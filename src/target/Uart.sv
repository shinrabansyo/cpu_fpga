==> flow/design.v <==
interface veryl_Decoupled #(
    parameter int unsigned Width = 32
);
    logic [1-1:0]     valid;
    logic [1-1:0]     ready;
    logic [Width-1:0] bits ;
    modport sender (
        output valid,
        input  ready,
        output bits 
    );
    modport receiver (
        input  valid,
        output ready,
        input  bits 
    );
endinterface
module veryl_UartTx #(
    parameter int unsigned ClockFrequency = 15_000_000,  
    parameter int unsigned BaudRate       = 115200      
) (
    input var logic i_clk,
    input var logic i_rst,
    output var logic                [1-1:0] o_tx  ,
    veryl_Decoupled.receiver         if_din
);
    localparam int unsigned BAUD_DIVIDER = (ClockFrequency / BaudRate) - 1;
    logic [$clog2(BAUD_DIVIDER + 1)-1:0] r_rate_counter;
    logic [$clog2(8 + 2)-1:0]            r_bit_counter ;
    logic [8 + 2-1:0]                    r_bits        ;
    logic [1-1:0] w_ready     ; always_comb w_ready      = r_bit_counter == 0;
    always_comb o_tx         = w_ready | r_bits[0];
    always_comb if_din.ready = w_ready;
    always_ff @ (posedge i_clk) begin
        if (i_rst) begin
            r_rate_counter <= 0;
            r_bit_counter  <= 0;
            r_bits         <= '1;
        end else begin
            if ((w_ready && if_din.valid)) begin  
                r_bits         <= {1'b1, if_din.bits, 1'b0};
                r_bit_counter  <= 8 + 2;
                r_rate_counter <= BAUD_DIVIDER[$bits(r_rate_counter) - 1:0];
            end else if (r_bit_counter > 0) begin  
                if ((r_rate_counter == 0)) begin
                    r_bits[8:0]    <= r_bits[9:1];
                    r_bit_counter  <= r_bit_counter  - (1);
                    r_rate_counter <= BAUD_DIVIDER[$bits(r_rate_counter) - 1:0];
                end else begin
                    r_rate_counter <= r_rate_counter - (1);
                end
            end
        end
    end
endmodule
module veryl_UartRx #(
    parameter int unsigned ClockFrequency = 15_000_000,  
    parameter int unsigned BaudRate       = 115200    ,  
    parameter int unsigned RxSyncStages   = 2           
) (
    input var logic i_clk,
    input var logic i_rst,
    veryl_Decoupled.sender         if_dout  ,  
    input  var logic              [1-1:0] i_rx     ,  
    output var logic              [1-1:0] o_overrun  
);
    localparam int unsigned BAUD_DIVIDER                = ClockFrequency / BaudRate;
    localparam int unsigned BAUD_DIVIDER_TIMES_3_OVER_2 = BAUD_DIVIDER * 3 / 2;
    logic [$clog2(BAUD_DIVIDER_TIMES_3_OVER_2)-1:0] r_rate_counter;  
    logic [$clog2(8 + 2)-1:0]                       r_bit_counter ;
    logic [8 + 2-1:0]                               r_bits        ;  
    logic [RxSyncStages + 1-1:0]                    r_rx_regs     ;  
    logic [1-1:0]                                   r_overrun     ;  
    logic [1-1:0]                                   r_running     ;  
    logic [1-1:0] r_out_valid  ;
    logic [8-1:0] r_out_bits   ;
    logic [1-1:0] w_out_ready  ; always_comb w_out_ready   = if_dout.ready;
    always_comb if_dout.valid = r_out_valid;
    always_comb if_dout.bits  = r_out_bits;
    always_comb o_overrun = r_overrun;
    always_ff @ (posedge i_clk) begin
        if (i_rst) begin
            r_rate_counter <= 0;
            r_bit_counter  <= 0;
            r_bits         <= 0;
            r_rx_regs      <= 0;
            r_overrun      <= 0;
            r_running      <= 0;
            r_out_valid    <= 0;
            r_out_bits     <= 0;
        end else begin
            if (r_out_valid && w_out_ready) begin
                r_out_valid <= 0;
            end
            r_rx_regs[RxSyncStages]       <= i_rx;
            r_rx_regs[RxSyncStages - 1:0] <= r_rx_regs[RxSyncStages:1];
            if (!r_running) begin
                if (!r_rx_regs[1] && r_rx_regs[0]) begin  
                    r_rate_counter <= BAUD_DIVIDER_TIMES_3_OVER_2[$bits(r_rate_counter) - 1:0] - 1;  
                    r_bit_counter  <= 8 + 2 - 1;
                    r_running      <= 1;  
                end
            end else begin
                if (r_rate_counter == 0) begin  
                    r_bits[8 + 2 - 1] <= r_rx_regs[0];  
                    r_bits[8:0]       <= r_bits[9:1];  
                    if (r_bit_counter == 0) begin  
                        r_out_valid <= 1;  
                        r_out_bits  <= r_bits[8:1];
                        r_overrun   <= r_out_valid;  
                        r_running <= 0;
                    end else begin
                        r_rate_counter <= BAUD_DIVIDER[$bits(r_rate_counter) - 1:0] - 1;
                        r_bit_counter  <= r_bit_counter  - (1);
                    end
                end else begin
                    r_rate_counter <= r_rate_counter - (1);
                end
            end
        end
    end
endmodule
---- Reports on veryl_UartRx ----
The steps from the RTL of veryl_UartRx to its reports follow in flow order.
Line numbers count from 1 in the design file above.
Library cell names are shortened.
Not given: n/a
set-up
  top module .............................. veryl_UartRx
  clock port .............................. i_clk
  standard-cell library ................... sky130hd
  library corner .......................... tt_025C_1v80

---- Word-level counts ----
Source: Yosys, flattened and elaborated, memories not mapped. Widths are those after wreduce. Registers that Yosys merges into a memory's read port (data or address) are not register bits. Print and check cells do not count. Equal cells are merged and count once.
bit counts
  register bits ........................... 18
  input port bits ......................... 3
  output and inout port bits .............. 1
  cells after elaboration ................. 37
cells by class
  add/subtract/negate cells ............... 2
  equal/unequal tests ..................... 3
  muxes and demuxes ....................... 16
  reductions and logical operators ........ 9
operators with widths
  operator                                                     number
  8-bit two-way mux                                            4
  4-bit two-way mux                                            4
  8-bit by 1-bit subtractor with 8-bit output with constant B  1
  8-bit logical NOT                                            1
  1-bit two-way mux                                            8
  3-bit AND reduction                                          2
  4-bit by 1-bit subtractor with 4-bit output with constant B  1
  4-bit logical NOT                                            1
  3-bit != test with constant B                                1
  1-bit logical AND                                            2
  2-bit by 1-bit != test with 1-bit output with constant B     1
  2-bit != test with constant B                                1
  2-bit AND reduction                                          1
  2-bit nonzero test                                           1
  1-bit logical NOT                                            1

---- Logic depth ----
Depth = most cells in a row (Yosys ltp): at word level without a register or memory, in the mapped netlist without a sequential cell, where the memories' decode and read muxes count.
depth
  depth after elaboration ................. 5
  ABC_AREA ................................ 1
  depth in mapped cells ................... 10
  gate-level depth less buffers ........... 10

---- Netlist ----
Source: synth_stat.txt of the flow (Yosys; design flattened, memories mapped). It holds for the ABC_AREA given above (unset counts as 0); a run with the other value may have another netlist.
cells by type
  cell      number  total area (µm²)
  dfxtp_1   18      360.346
  nand2_1   23      86.333
  inv_1     21      78.826
  nand3_1   13      65.062
  nor2_1    14      52.55
  a21oi_1   10      50.048
  nand2_4   3       33.782
  nand4_1   5       31.28
  ha_1      2       25.024
  nor2_8    1       20.019
  nand3_4   1       17.517
  xor2_1    2       17.517
  buf_6     1       11.261
  nand3_2   1       10.01
  a21oi_2   1       8.758
  a211oi_1  1       7.507
  a21boi_1  1       7.507
  clkbuf_1  2       7.507
Not listed: further types 7, cells in them 8.
mapped netlist
  standard cells after synthesis .......... 128
  synthesis area .......................... 935.9 µm²
  sequential part of the area ............. 360.3 µm²
  mapped flip-flops ....................... 18
  buffer cells ............................ 3

---- Worst setup path after synthesis ----
Path of least setup slack by OpenSTA after synthesis, without wires, with an ideal clock, recovery checks aside; 20% of the period is set as input and as output delay. Where synthesis merged equal registers, the netlist keeps one of their names.
path post-synthesis
  path kind ............................... register -> register
  start ................................... register r_rate_counter[0]
  end ..................................... register r_bit_counter[1]
  clock period ............................ 2010 ps
  setup time .............................. 124 ps
  launch time at the first pin ............ 0 ps
  arrival ................................. 1152 ps
  required time ........................... 1886 ps
  slack ................................... 734 ps
  path delay .............................. 1276 ps
  stages .................................. 10
  path buffers ............................ 0
  synthesis period reached ................ 1276 ps
"path delay" is the arrival time less input delay plus setup time.
"stages" counts driving pins, that of a launching flip-flop among them; a cell with two outputs on the path counts twice.
"synthesis period reached" = period - worst setup slack (recovery checks aside). The figure is calculated, with input and output delays left at 20% of the set period.
Between the ends stands the longest chain of elaborated cells between them, by number of cells; it is not shown to be the way that was timed. Of several equally long chains one is given.
A line is the first line of the expression or statement that the cell stems from. Yosys adds cells for indexed reads and writes and turns some case tables into memories.
At most two assigning lines are given for a register; there are more.
on the way, post-synthesis
  cells stage by stage .................... dfxtp_1 > inv_1 > ha_1 > nand2_1 > nor2_8 > nand3_2 > nand2_2 > inv_2 > nand3_1 > o31ai_1
  length of the longest elaborated chain .. 3
  elaborated cells on any way between the ends .. 5
  RTL lines with such cells ............... 2
  classes of those cells .................. eq/ne (1); mux (2); reduce/logical (2)
ends and longest elaborated chain, post-synthesis
  item               RTL line  text
  start, declared    69        logic [$clog2(BAUD_DIVIDER_TIMES_3_OVER_2)-1:0] r_rate_counter;
  start, assigned    99        r_rate_counter <= BAUD_DIVIDER_TIMES_3_OVER_2[$bits(r_rate_counter) - 1:0] - 1;
  start, assigned    113       r_rate_counter <= BAUD_DIVIDER[$bits(r_rate_counter) - 1:0] - 1;
  8-bit logical NOT  104       if (r_rate_counter == 0) begin
  4-bit two-way mux  104
  4-bit two-way mux  97        if (!r_running) begin
  end, assigned      100       r_bit_counter  <= 8 + 2 - 1;
  end, assigned      114       r_bit_counter  <= r_bit_counter  - (1);
  end, declared      70        logic [$clog2(8 + 2)-1:0]                       r_bit_counter ;

---- Timing after layout ----
Path of least setup slack in the final report of stored run 1 (OpenROAD, finished layout, wires in). Where an end is a register, its clock arrival counts in the times.
The report prints the path's times to 10 ps; the period is as set.
path after layout
  path kind ............................... register -> register
  start ................................... register r_bit_counter[0]
  end ..................................... register r_rate_counter[3]
  clock period ............................ 1750 ps
  setup time .............................. 60 ps
  launch time at the first pin ............ 290 ps
  arrival ................................. 1560 ps
  required time ........................... 1970 ps
  slack ................................... 410 ps
  stages .................................. 9
  path buffers ............................ 0
Between the ends stands the longest chain of elaborated cells between them, by number of cells; it is not shown to be the way that was timed. Of several equally long chains one is given.
At most two assigning lines are given for a register; there are more.
on the way, after layout
  cells stage by stage .................... dfxtp_1 > inv_1 > ha_4 > nand2_1 > nor2_2 > nand3_4 > nand2_4 > nand2_1 > a21oi_1
  length of the longest elaborated chain .. 4
  elaborated cells on any way between the ends .. 6
  RTL lines with such cells ............... 3
  classes of those cells .................. eq/ne (1); mux (3); reduce/logical (2)
ends and longest elaborated chain, after layout
  item               RTL line  text
  start, declared    70        logic [$clog2(8 + 2)-1:0]                       r_bit_counter ;
  start, assigned    100       r_bit_counter  <= 8 + 2 - 1;
  start, assigned    114       r_bit_counter  <= r_bit_counter  - (1);
  4-bit logical NOT  107       if (r_bit_counter == 0) begin
  8-bit two-way mux  107
  8-bit two-way mux  104       if (r_rate_counter == 0) begin
  8-bit two-way mux  97        if (!r_running) begin
  end, assigned      99        r_rate_counter <= BAUD_DIVIDER_TIMES_3_OVER_2[$bits(r_rate_counter) - 1:0] - 1;
  end, assigned      113       r_rate_counter <= BAUD_DIVIDER[$bits(r_rate_counter) - 1:0] - 1;
  end, declared      69        logic [$clog2(BAUD_DIVIDER_TIMES_3_OVER_2)-1:0] r_rate_counter;

Lab notebook: veryl_UartRx

Settings and measured results of 2 stored flow runs for module veryl_UartRx (sky130hd), not sorted in any way. The constraints put input and output delay at 20% of the set period each and load the outputs with 0.01 pF.
By "critical setup path time" is meant the share of the clock period that the worst setup path is allowed (20% is reserved at inputs, 20% at outputs), minus its slack. Clock arrival times at its registers enter into it.
"total power of the final layout" is the tool's figure for a default switching activity; nothing was simulated.
"critical setup path time" is given in steps of 10 ps.

======== stored run 1 ========
==> flow/run.sh <==
#!/bin/bash
# the make line also repeats the synthesis and layout settings of config.mk as NAME=value (left out here)
make -C /OpenROAD-flow-scripts/flow DESIGN_CONFIG=/design/flow/config.mk WORK_HOME=/design/flow/orfs CLKGATE_MAP_FILE= finish
==> flow/config.mk <==
export PLATFORM = sky130hd
export DESIGN_NAME = veryl_UartRx
export DESIGN_NICKNAME = veryl_UartRx
export VERILOG_FILES = /design/flow/design.v
export SDC_FILE = /design/flow/constraint.sdc
export NUM_CORES = 4
export LEC_CHECK = 0
export ABC_AREA = 1
export CAP_MARGIN = 0
export CORE_MARGIN = 2
export CORE_UTILIZATION = 33
export CTS_CLUSTER_SIZE = 72
export HOLD_SLACK_MARGIN = -0.01
export MAX_ROUTING_LAYER = met4
export PLACE_DENSITY_LB_ADDON = 0.01
export SETUP_SLACK_MARGIN = 0.28
export SLEW_MARGIN = 0
export TNS_END_PERCENT = 100
==> flow/constraint.sdc <==
create_clock -name core_clock -period 1.75 [get_ports {i_clk}]
set_input_delay 0.3500 -clock core_clock [delete_from_list [all_inputs] [get_ports {i_clk}]]
set_output_delay 0.3500 -clock core_clock [all_outputs]
set_load 0.01 [all_outputs]

-------- measured, stored run 1 --------
  chip area in the Yosys report ........... 935.9 µm²
  area inside the die boundary ............ 3278.1 µm²
  utilization after layout ................ 0.391
  worst setup slack after layout .......... 415 ps
  total negative slack on setup checks .... 0 ps
  total power of the final layout ......... 852.1 uW
  critical setup path time ................ 1340 ps
  class of the worst setup path ........... register -> register

======== stored run 2 ========
==> flow/run.sh <==
#!/bin/bash
# the make line also repeats the synthesis and layout settings of config.mk as NAME=value (left out here)
make -C /OpenROAD-flow-scripts/flow DESIGN_CONFIG=/design/flow/config.mk WORK_HOME=/design/flow/orfs CLKGATE_MAP_FILE= finish
==> flow/config.mk <==
export PLATFORM = sky130hd
export DESIGN_NAME = veryl_UartRx
export DESIGN_NICKNAME = veryl_UartRx
export VERILOG_FILES = /design/flow/design.v
export SDC_FILE = /design/flow/constraint.sdc
export NUM_CORES = 4
export LEC_CHECK = 0
export CAP_MARGIN = 10
export CELL_PAD_IN_SITES_GLOBAL_PLACEMENT = 2
export CORE_MARGIN = 2
export CORE_UTILIZATION = 25
export GPL_ROUTABILITY_DRIVEN = 0
export HOLD_SLACK_MARGIN = 0.12
export MAX_ROUTING_LAYER = met5
export MIN_ROUTING_LAYER = met2
export PLACE_DENSITY_LB_ADDON = 0.07
export SETUP_SLACK_MARGIN = -0.08
export SLEW_MARGIN = 20
export TNS_END_PERCENT = 70
==> flow/constraint.sdc <==
create_clock -name core_clock -period 1.38 [get_ports {i_clk}]
set_input_delay 0.2760 -clock core_clock [delete_from_list [all_inputs] [get_ports {i_clk}]]
set_output_delay 0.2760 -clock core_clock [all_outputs]
set_load 0.01 [all_outputs]

-------- measured, stored run 2 --------
  chip area in the Yosys report ........... 862.1 µm²
  area inside the die boundary ............ 3933.8 µm²
  utilization after layout ................ 0.397
  worst setup slack after layout .......... -292 ps
  total negative slack on setup checks .... -3010 ps
  total power of the final layout ......... 1186 uW
  critical setup path time ................ 1670 ps
  class of the worst setup path ........... register -> register
