==> flow/design.v <==
interface veryl_Decoupled #(
    parameter int unsigned Width = 32
);
    logic [1-1:0]     valid;
    logic [1-1:0]     ready;
    logic [Width-1:0] bits ;
    modport sender (
        output valid,
        input  ready,
        output bits 
    );
    modport receiver (
        input  valid,
        output ready,
        input  bits 
    );
endinterface
module veryl_ClkCounter #(
    parameter int unsigned ClockFrequency = 15_000_000  
) (
    input var logic i_clk,
    input var logic i_rst,
    output var logic [64-1:0] o_clk_count,
    output var logic [32-1:0] o_clk_freq ,
    output var logic [64-1:0] o_ms_count
);
    logic [64-1:0] r_counter;
    logic [64-1:0] r_ms_count  ;
    logic [32-1:0] r_ms_counter;
    localparam int unsigned MS_THRESHOLD = ClockFrequency / 1000;
    always_comb o_clk_count = r_counter;
    always_comb o_clk_freq  = ClockFrequency;
    always_comb o_ms_count  = r_ms_count;
    always_ff @ (posedge i_clk) begin
        if (i_rst) begin
            r_counter    <= 0;
            r_ms_count   <= 0;
            r_ms_counter <= 0;
        end else begin
            r_counter <= r_counter + (1);
            if (r_ms_counter >= MS_THRESHOLD) begin
                r_ms_counter <= 0;
                r_ms_count   <= r_ms_count   + (1);
            end else begin
                r_ms_counter <= r_ms_counter + (1);
            end
        end
    end
endmodule
# Reports on veryl_ClkCounter
# The steps from the RTL of veryl_ClkCounter to its reports follow in flow order.
# Line numbers count from 1 in the design file above.
# Library cell names are shortened.
# Not given: --
# inputs
top_module	veryl_ClkCounter
clock	i_clk
lib	sky130hd
pvt_corner	tt_025C_1v80

# Word-level counts
# Counts by Yosys on the flattened word-level netlist (proc, flatten, opt, wreduce; memories kept). Register bits leave out memories and registers merged into their read ports (data or address); mux counts leave out enables and synchronous resets folded into registers. Print and check cells are left out. Cells with the same type and inputs are merged into one.
# classes
reduce_and_logical	1
compare	1
add_sub_neg	3
# ops
cell	n
adder 64 x 1 -> 64 bit with constant B	2
adder 32 x 1 -> 32 bit with constant B	1
>= comparator 32 x 14 -> 1 bit with constant B	1
OR reduction 2 bit	1
# bits
input_bits	2
ff_bits	160
wordCells	8

# Longest topological paths
# Depth = most cells in a row (Yosys ltp): at word level without a register or memory, in the mapped netlist without a sequential cell, where the memories' decode and read muxes count.
# logic_depth
ltp_word	2
ABC_AREA	0
mapped_depth	8

# Mapped cells and area
# Yosys stat after the flow's synthesis: flattened, memories mapped to cells. It holds for the ABC_AREA given above (unset counts as 0); a run with the other value may have another netlist.
# The area totals of this step are shown rounded.
# synth_totals
mapped_area_um2	7680
ff_cells	160
stdcells	912
# by_type
cell_type	n
dfxtp_1	160
or4_1	61
a21oi_1	90
o31ai_1	57
nand4_1	48
nor2_1	70
nand3_1	50
buf_4	32
xor2_1	26
nand2_1	56
or3_1	33
o21ai_0	31
and4_1	15
clkbuf_1	35
xnor2_1	13
and3_1	16
nor4_1	14
inv_1	23
# Other cell types: 26; their cells: 82.

# Path before layout
# Source: OpenSTA report_checks on the synthesized netlist (no wires, ideal clock, input and output delay 20% of the period each), path of least setup slack; recovery checks are left aside. Register names are those of the netlist, which keeps one name where synthesis merged equal registers.
# synth_timing
path_type	reg2reg
from	register r_ms_count[26]
to	register r_ms_count[51]
t_first_pin_ns	0.000
t_arrival_ns	2.205
stages	6
required_time_ns	3.567
path_delay_ns	2.328
tclk_ns	3.69
path_buffers	0
setup_slack_ns	1.361
setup_ns	0.123
period_less_setup_slack_ns	2.329
# "path_delay_ns" is the arrival time less input delay plus setup time.
# "stages" counts driving pins, that of a launching flip-flop among them; a cell with two outputs on the path counts twice.
# "period_less_setup_slack_ns" = period - worst setup slack (recovery checks aside). The figure is calculated, with input and output delays left at 20% of the set period.
# The rows between start and end are the longest chain of elaborated cells between them; the timing report does not say that the signal goes this way. Where chains are equally long, one stands for them.
# A line is the first line of the expression or statement that the cell stems from. Yosys adds cells for indexed reads and writes and turns some case tables into memories.
# synth_between
cell_sequence	dfxtp_1 -> nand3_4 -> or4_4 -> or4_4 -> nor4b_2 -> mux2_1
elab_chain_cells	1
cone_cells	1
classes_between	add/sub: 1
# synth_lines
element	line_no	source
start: declaration	28	logic [64-1:0] r_ms_count  ;
start: assignment	37	r_ms_count   <= 0;
start: assignment	43	r_ms_count   <= r_ms_count   + (1);
adder 64 x 1 -> 64 bit	43
end: assignment	37
end: assignment	43
end: declaration	28

# Timing after layout
# From the final timing report of entry A: the path of least setup slack in the routed layout; clock arrival at registers is part of the times.
# layout_timing
path_type	reg2reg
from	register r_ms_count[29]
to	register r_ms_count[51]
tclk_ns	2.5
path_buffers	1
stages	7
t_arrival_ns	2.71
required_time_ns	2.82
setup_slack_ns	0.11
t_first_pin_ns	0.42
setup_ns	0.11
# The rows between start and end are the longest chain of elaborated cells between them; the timing report does not say that the signal goes this way. Where chains are equally long, one stands for them.
# layout_between
cell_sequence	dfxtp_1 -> nand4_1 -> buf_4 -> or4_4 -> or4_4 -> nor4b_2 -> mux2_1
elab_chain_cells	1
cone_cells	1
classes_between	add/sub: 1
# layout_lines
element	line_no	source
start: declaration	28	logic [64-1:0] r_ms_count  ;
start: assignment	37	r_ms_count   <= 0;
start: assignment	43	r_ms_count   <= r_ms_count   + (1);
adder 64 x 1 -> 64 bit	43
end: assignment	37
end: assignment	43
end: declaration	28

# Record of 2 stored runs of the RTL-to-layout flow on veryl_ClkCounter, platform sky130hd. The runs are unordered. Constraints: input delay and output delay 20% of the set period each, output load 0.01 pF.
# By "power_uw" is meant OpenSTA's value without simulated activity: inputs other than the clock are taken to toggle once in ten clock periods, and the tool carries that through the logic.
# Measured values are rounded.
# A setting shown as -- is not set for that run.
setting or result,entry A,entry B
period_ns,2.5,1.87
CORE_UTILIZATION,47,30
PLACE_DENSITY,0.38,--
CORE_ASPECT_RATIO,0.74,1.03
CORE_MARGIN,8,5
GPL_TIMING_DRIVEN,0,--
GPL_ROUTABILITY_DRIVEN,0,--
CTS_CLUSTER_DIAMETER,51,--
CAP_MARGIN,40,40
MIN_ROUTING_LAYER,met1,--
SLEW_MARGIN,20,20
SETUP_SLACK_MARGIN,--,0.46
PLACE_DENSITY_LB_ADDON,--,0.12
CELL_PAD_IN_SITES_GLOBAL_PLACEMENT,--,2
CELL_PAD_IN_SITES_DETAIL_PLACEMENT,--,0
ABC_AREA,--,1
CTS_CLUSTER_SIZE,--,74
MAX_ROUTING_LAYER,--,met4
power_uw,5500,7380
final_hold_ws_ns,0.465,0.169
ys_area_um2,7680,8910
total_die_area_um2,20700,33200
worst_setup_slack_ns,0.112,0.162
utilization_pct,63.4,52.8
total_negative_slack_ns,0.000,0.000
